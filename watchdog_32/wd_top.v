==> flow/design.v <==
 module watchdog(
          input clk,
          input rst_,
          input flag,  
          input [1:0] mode,  
          input update,  
          input [31:0]  StartValue,  
          output timeout,  
          output intr   
 );
wire enabel;
reg timeout_r;
reg intr_r;
reg [31:0]  count;
reg [1:0] count_int;  
reg modesel; 
assign timeout  = timeout_r;
assign intr      = intr_r;
assign enable = mode[1];
always@(posedge clk or negedge rst_) begin
  if(rst_ == 1'b0) begin
    timeout_r <=  1'b0;
    intr_r     <=  1'b0;
    count     <=  32'hffffffff;
    count_int <=  2'b0;
    modesel   <=  1'b0;
  end
  else if(modesel != mode[0]) begin 
    modesel <=  mode[0];
    timeout_r <=  1'b0;
    intr_r     <=  1'b0;
    count     <=  StartValue;
  end
  else if(flag == 1'b1) begin  
    count <=  StartValue;
    count_int <=  2'b0;
    intr_r     <=  1'b0;
  end
  else if(update) begin
    count <=  StartValue;
  end  
  else if(enable==1'b1) begin  
    if(count  ==  32'b0) begin  
      count <= StartValue;
      case(modesel)
        1'b0: begin
          timeout_r <=  1'b1;
          count_int <=  2'b0;
        end
        1'b1: begin  
          if(count_int  == 1'b1) begin
            timeout_r <=  1'b1;
            intr_r     <=  1'b0;
          end
          else if(count_int == 1'b0) begin
            count_int <= count_int + 1'b1;  
            intr_r     <=  1'b1;
          end
        end
      endcase
    end
    else begin
      count <= count - 1'b1;  
      timeout_r <=  1'b0;
    end
  end
  else count <= count; 
end
 endmodule
 module wd_apb(
          input pclk,
          input prst_,
          input pwrite,  
          input psel,
          input penable,
          input   [7:0] paddr,
          input   [31:0] pwdata,
          output  [31:0] prdata,
          output  flag,  
          output  [1:0] mode,
          output  update, 
          output  [31:0]  StartValue  
 );
 reg  [1:0]   mode_r;
 reg          flag_r;
 reg          update_r;
 reg  [31:0]  StartValue_r;
 reg  [31:0]  prdata_r;
 assign flag        = flag_r;
 assign update      = update_r;
 assign mode        = mode_r;
 assign StartValue  = StartValue_r;
 assign prdata      = prdata_r;
 always@(posedge pclk or negedge prst_) begin
   if(prst_ == 1'b0) begin
      flag_r        <=  1'h0;
      update_r      <=  1'h0;
      mode_r        <=  2'b0;
      StartValue_r  <=  32'hffffffff;     
   end
   else if(psel && penable && pwrite) begin
       case(paddr)
         8'h00: begin
           StartValue_r  <=  pwdata[31:0];
           update_r       <=  1'b1;
         end
         8'h08: begin
           flag_r         <=  1'b1;
         end
         8'h10: begin
           mode_r         <=  pwdata[1:0];
         end
         default: begin
           flag_r         <=  1'b0;
           update_r       <=  1'b0;
         end
       endcase
   end
   else begin
     flag_r     <=  1'b0;
     update_r   <=  1'b0;
   end
 end
 always@(posedge pclk or negedge prst_) begin
   if(prst_ == 1'b0) begin
     prdata_r <=  32'b0;
   end
   else if(psel && penable && (!pwrite)) begin
    case(paddr)
     8'h00: prdata_r        <= StartValue;
     8'h10      : prdata_r        <=  {30'b0,mode} ;
     default:
       prdata_r <=  32'b0;
   endcase
 end
 end
 endmodule
 module wd_top( input pclk,
                input prst_,
                input pwrite,
                input psel,
                input penable,
                input   [7:0]   paddr,
                input   [31:0]   pwdata,
                output  [31:0]   prdata,
                output          timeout,
                output          intr
              );
wire  [31:0]  StartValue;
wire  [1:0]   mode;
wire  flag;
wire  update;
wd_apb wd_apb(  .pclk(pclk),
                .prst_(prst_),
                .pwrite(pwrite),
                .psel(psel),
                .penable(penable),
                .paddr(paddr),
                .pwdata(pwdata),
                .prdata(prdata),
                .flag(flag),
                .mode(mode),
                .update(update),
                .StartValue(StartValue)
);            
watchdog wd(  .clk(pclk),
              .rst_(prst_),
              .flag(flag),
              .mode(mode),
              .update(update),
              .StartValue(StartValue),
              .timeout(timeout),
              .intr(intr)
);
 endmodule
Tool chain data of wd_top
Tool output for the design above, in the order of the flow.
Line numbers count from 1 in the design file above.
Operators carry their Yosys type and port widths (W data, S select, Z words).
Library cell names are shortened.
A cell with n/a has no value.
- top module: wd_top
- clock port: pclk
- cell library: sky130hd
- corner: tt_025C_1v80

Elaborated design
Yosys after proc, flatten, opt, wreduce and memory -nomap, before mapping. Memory bits, and registers merged into a memory's read port (data or address), are not among the register bits. Print and check cells are not counted. Equal cells are merged and count once.
- register bits after elaboration: 105
- noted input bits: 45
- noted output and inout port bits: 34
- noted cells after elaboration: 82
- add/sub/neg operators at 2
- equal/unequal tests at 14
- noted mux-type cells: 32
- bitwise gates (word level): 2
- reductions and logical operators at 22
- operator list (operator ; count):
    $mux W32 ; 5
    $pmux W32 S2 ; 1
    $sub A32 B1 Y32 const B ; 1
    $logic_not A32 Y1 ; 1
    $mux W1 ; 16
    $mux W2 ; 6
    $reduce_and A5 Y1 ; 2
    $reduce_bool A3 Y1 ; 3
    $reduce_bool A4 Y1 ; 2
    $eq A8 B4 Y1 const B ; 1
    $eq A8 B5 Y1 const B ; 1
    $logic_not A8 Y1 ; 1
    $ne A2 B1 Y1 const B ; 3
    $reduce_bool A2 Y1 ; 3
    $ne A3 B3 Y1 const B ; 2
    $reduce_and A6 Y1 ; 1
    $pmux W1 S2 ; 3
    $ne A2 B2 Y1 const B ; 2
    $reduce_and A2 Y1 ; 2
    $reduce_or A2 Y1 ; 2
    $ne A4 B2 Y1 const B ; 1
    $ne A4 B4 Y1 const B ; 1
    $pmux W2 S2 ; 1
    $logic_and A1 B1 Y1 ; 3
    $ne A3 B1 Y1 const B ; 1
    $not A1 Y1 ; 2
    $add A2 B1 Y2 const B ; 1
    $eq A2 B1 Y1 const B ; 1
Not listed: further kinds 3, cells in them 3.

Logic depth
Longest topological path by Yosys (ltp), each cell counted once; first at word level (registers and memories cut), then after technology mapping (sequential cells cut; the memories' decode and read muxes count).
- depth after elaboration at 9
- ABC_AREA: 0
- noted depth in mapped cells: 10
- depth with buffers taken out: 8

Mapped cells and area
The flow's flattened synthesis, as Yosys stat reports it; memories are mapped. The netlist is that of the ABC_AREA named above (0 if unset); the other value can give another one.
- cells in the netlist: 493
- cell area after synthesis at 5248.8 µm²
- noted area of sequential cells: 2707.6 µm²
- flip-flops at 105
- noted buffers: 30
- cells by type (type ; count ; total area (µm²)):
    dfstp_2 ; 64 ; 1.68E+03
    dfrtp_1 ; 41 ; 1.03E+03
    mux2_2 ; 34 ; 382.867
    a22o_1 ; 31 ; 271.51
    nor2_1 ; 41 ; 153.898
    nand3_1 ; 29 ; 145.139
    o21ai_0 ; 24 ; 120.115
    nand2_1 ; 29 ; 108.854
    a21oi_1 ; 21 ; 105.101
    clkbuf_1 ; 26 ; 97.594
    or4_1 ; 13 ; 97.594
    a211oi_1 ; 11 ; 82.579
    nor4_1 ; 13 ; 81.328
    ha_1 ; 6 ; 75.072
    nand4_1 ; 11 ; 68.816
    nor3_1 ; 10 ; 50.048
    or3_1 ; 7 ; 43.792
    nor4_4 ; 2 ; 42.541
Other cell types: 36; their cells: 80.
The figures by module come from a second, unflattened synthesis with its own total; it is not the netlist above.
- cell total of the unflattened synthesis: 472
- area (unflattened synthesis): 5255.0 µm²
Rows give one instance, submodules left out.
- modules (module ; times used ; cells ; area (µm²) ; sequential area (µm²)):
    watchdog ; 1 ; 308 ; 2627.5 ; 965.9
    wd_apb ; 1 ; 164 ; 2627.5 ; 1741.7
    wd_top ; 1 ; 0 ; 0.0 ; 0.0

Worst setup path after synthesis
Source: OpenSTA report_checks on the synthesized netlist (no wires, ideal clock, input and output delay 20% of the period each), path of least setup slack; recovery checks are left aside. Register names are those of the netlist, which keeps one name where synthesis merged equal registers.
- path type: input -> register
- start point: input port paddr[2]
- end point: register wd_apb.StartValue_r[10]
- noted period: 2650 ps
- external input delay: 530 ps
- noted library setup time: 82 ps
- launch time at the first pin at 530 ps
- arrival: 2488 ps
- noted data required time: 2568 ps
- setup slack at 79 ps
- delay of the path at 2040 ps
- driving pins on the path: 6
- buffers on the path at 1
- synthesis period reached: 2571 ps
"delay of the path" is the arrival time less input delay plus setup time.
"driving pins on the path": output pins that drive a net of the path, with the launching flip-flop's if there is one; two outputs of one cell count as two.
"synthesis period reached" = period - worst setup slack (recovery checks aside). The figure is calculated, with input and output delays left at 20% of the set period.
Between the ends stands the longest chain of elaborated cells between them, by number of cells; it is not shown to be the way that was timed. Of several equally long chains one is given.
A line is the first line of the expression or statement that the cell stems from. Yosys adds cells for indexed reads and writes and turns some case tables into memories.
- path through: or4_1 -> nor3_1 -> nand4_1 -> nor3_1 -> clkbuf_1 -> mux2_2
- noted length of the longest elaborated chain: 2
- elaborated cells on any way between the ends at 2
- those cells by class: 2 x reduce/logical
- RTL lines, path post-synthesis (what ; line ; source):
    from (decl) ; 143 ; input   [7:0]   paddr,
    $logic_not A8 Y1 ; 102 ; case(paddr)
    $reduce_and A2 Y1 ; n/a ;
    to (assign) ; 99 ; StartValue_r  <=  32'hffffffff;
    to (assign) ; 104 ; StartValue_r  <=  pwdata[31:0];
    to (decl) ; 87 ; reg  [31:0]  StartValue_r;

Path in the finished layout
From the final timing report of flow run 2: the path of least setup slack in the routed layout; clock arrival at registers is part of the times.
The path's times are printed in steps of 10 ps; the period is the one set.
- path type: register -> register
- start point: register wd.count[10]
- end point: register wd.count[14]
- noted period: 4110 ps
- noted library setup time: 50 ps
- launch time at the first pin at 360 ps
- arrival: 3290 ps
- noted data required time: 4410 ps
- setup slack at 1120 ps
- driving pins on the path: 7
- buffers on the path at 0
Between the ends stands the longest chain of elaborated cells between them, by number of cells; it is not shown to be the way that was timed. Of several equally long chains one is given.
A register here has more assigning lines than the two given.
- path through: dfstp_2 -> or4_1 -> or4_4 -> nor3_4 -> nor2_2 -> nor2_1 -> a221o_1
- noted length of the longest elaborated chain: 6
- elaborated cells on any way between the ends at 7
- source lines of those cells: 6
- those cells by class: 1 x add/sub; 5 x mux; 1 x reduce/logical
- RTL lines, path post-layout (what ; line ; source):
    from (decl) ; 14 ; reg [31:0]  count;
    from (assign) ; 32 ; count     <=  StartValue;
    from (assign) ; 35 ; count <=  StartValue;
    $sub A32 B1 Y32 ; 63 ; count <= count - 1'b1;
    $mux W32 ; 43 ; if(count  ==  32'b0) begin
    $mux W32 ; 42 ; else if(enable==1'b1) begin
    $mux W32 ; 39 ; else if(update) begin
    $mux W32 ; 34 ; else if(flag == 1'b1) begin
    $mux W32 ; 28 ; else if(modesel != mode[0]) begin
    to (assign) ; 32 ;
    to (assign) ; 35 ;
    to (decl) ; 14 ;

Ticket comment

Module wd_top, platform sky130hd: 2 stored runs of the flow (Yosys, OpenROAD) with differing settings, in no particular order. Input and output delays are each 20% of the period that was set; the output load is 0.01 pF.
"clock period achieved" = clock period - worst setup slack. The figure is calculated, with input and output delays left at 20% of the set period.
"critical path time": the worst setup path's part of the clock period (all of it between registers, 20% less for each end at a port) less its slack. A launch clock that arrives late makes it longer, a capture clock that arrives late makes it shorter.
"total design power" rests on the timing tool's default activity at the inputs, not on a simulated workload.
"critical path time" is known to 10 ps.

Flow run 1

==> flow/run.sh <==
#!/bin/bash
# the make line also repeats the synthesis and layout settings of config.mk as NAME=value (left out here)
make -C /OpenROAD-flow-scripts/flow DESIGN_CONFIG=/design/flow/config.mk WORK_HOME=/design/flow/orfs CLKGATE_MAP_FILE= finish
==> flow/config.mk <==
export PLATFORM = sky130hd
export DESIGN_NAME = wd_top
export DESIGN_NICKNAME = wd_top
export VERILOG_FILES = /design/flow/design.v
export SDC_FILE = /design/flow/constraint.sdc
export NUM_CORES = 4
export LEC_CHECK = 0
export CAP_MARGIN = 20
export CELL_PAD_IN_SITES_DETAIL_PLACEMENT = 1
export CELL_PAD_IN_SITES_GLOBAL_PLACEMENT = 2
export CORE_ASPECT_RATIO = 1.13
export CORE_MARGIN = 2
export CORE_UTILIZATION = 48
export CTS_CLUSTER_DIAMETER = 319
export GPL_ROUTABILITY_DRIVEN = 0
export MIN_ROUTING_LAYER = met1
export PLACE_DENSITY_LB_ADDON = 0.17
export SETUP_SLACK_MARGIN = 0.47
export SLEW_MARGIN = 40
==> flow/constraint.sdc <==
create_clock -name core_clock -period 2.03 [get_ports {pclk}]
set_input_delay 0.4060 -clock core_clock [delete_from_list [all_inputs] [get_ports {pclk}]]
set_output_delay 0.4060 -clock core_clock [all_outputs]
set_load 0.01 [all_outputs]

Flow run 1: unfinished; error DPL-0033 in clock tree synthesis.

Flow run 2

==> flow/run.sh <==
#!/bin/bash
# the make line also repeats the synthesis and layout settings of config.mk as NAME=value (left out here)
make -C /OpenROAD-flow-scripts/flow DESIGN_CONFIG=/design/flow/config.mk WORK_HOME=/design/flow/orfs CLKGATE_MAP_FILE= finish
==> flow/config.mk <==
export PLATFORM = sky130hd
export DESIGN_NAME = wd_top
export DESIGN_NICKNAME = wd_top
export VERILOG_FILES = /design/flow/design.v
export SDC_FILE = /design/flow/constraint.sdc
export NUM_CORES = 4
export LEC_CHECK = 0
export CAP_MARGIN = 35
export CELL_PAD_IN_SITES_DETAIL_PLACEMENT = 1
export CORE_ASPECT_RATIO = 1.97
export CORE_MARGIN = 2
export CORE_UTILIZATION = 28
export CTS_CLUSTER_SIZE = 78
export GPL_ROUTABILITY_DRIVEN = 0
export HOLD_SLACK_MARGIN = 0.17
export MAX_ROUTING_LAYER = met5
export MIN_ROUTING_LAYER = met1
export PLACE_DENSITY = 0.43
export SLEW_MARGIN = 20
==> flow/constraint.sdc <==
create_clock -name core_clock -period 4.11 [get_ports {pclk}]
set_input_delay 0.8220 -clock core_clock [delete_from_list [all_inputs] [get_ports {pclk}]]
set_output_delay 0.8220 -clock core_clock [all_outputs]
set_load 0.01 [all_outputs]

Measured in flow run 2:
- cell area after synthesis at 5248.8 µm²
- area inside the die boundary: 19920.1 µm²
- standard-cell area after layout at 6648.9 µm²
- noted the utilization after routing: 36.0 %
- worst setup slack after layout: 1119 ps
- total negative slack on setup checks at 0 ps
- total design power: 0.002856 W
- clock period achieved at 2991 ps
- critical path time: 2990 ps
- type of the worst setup path: register -> register
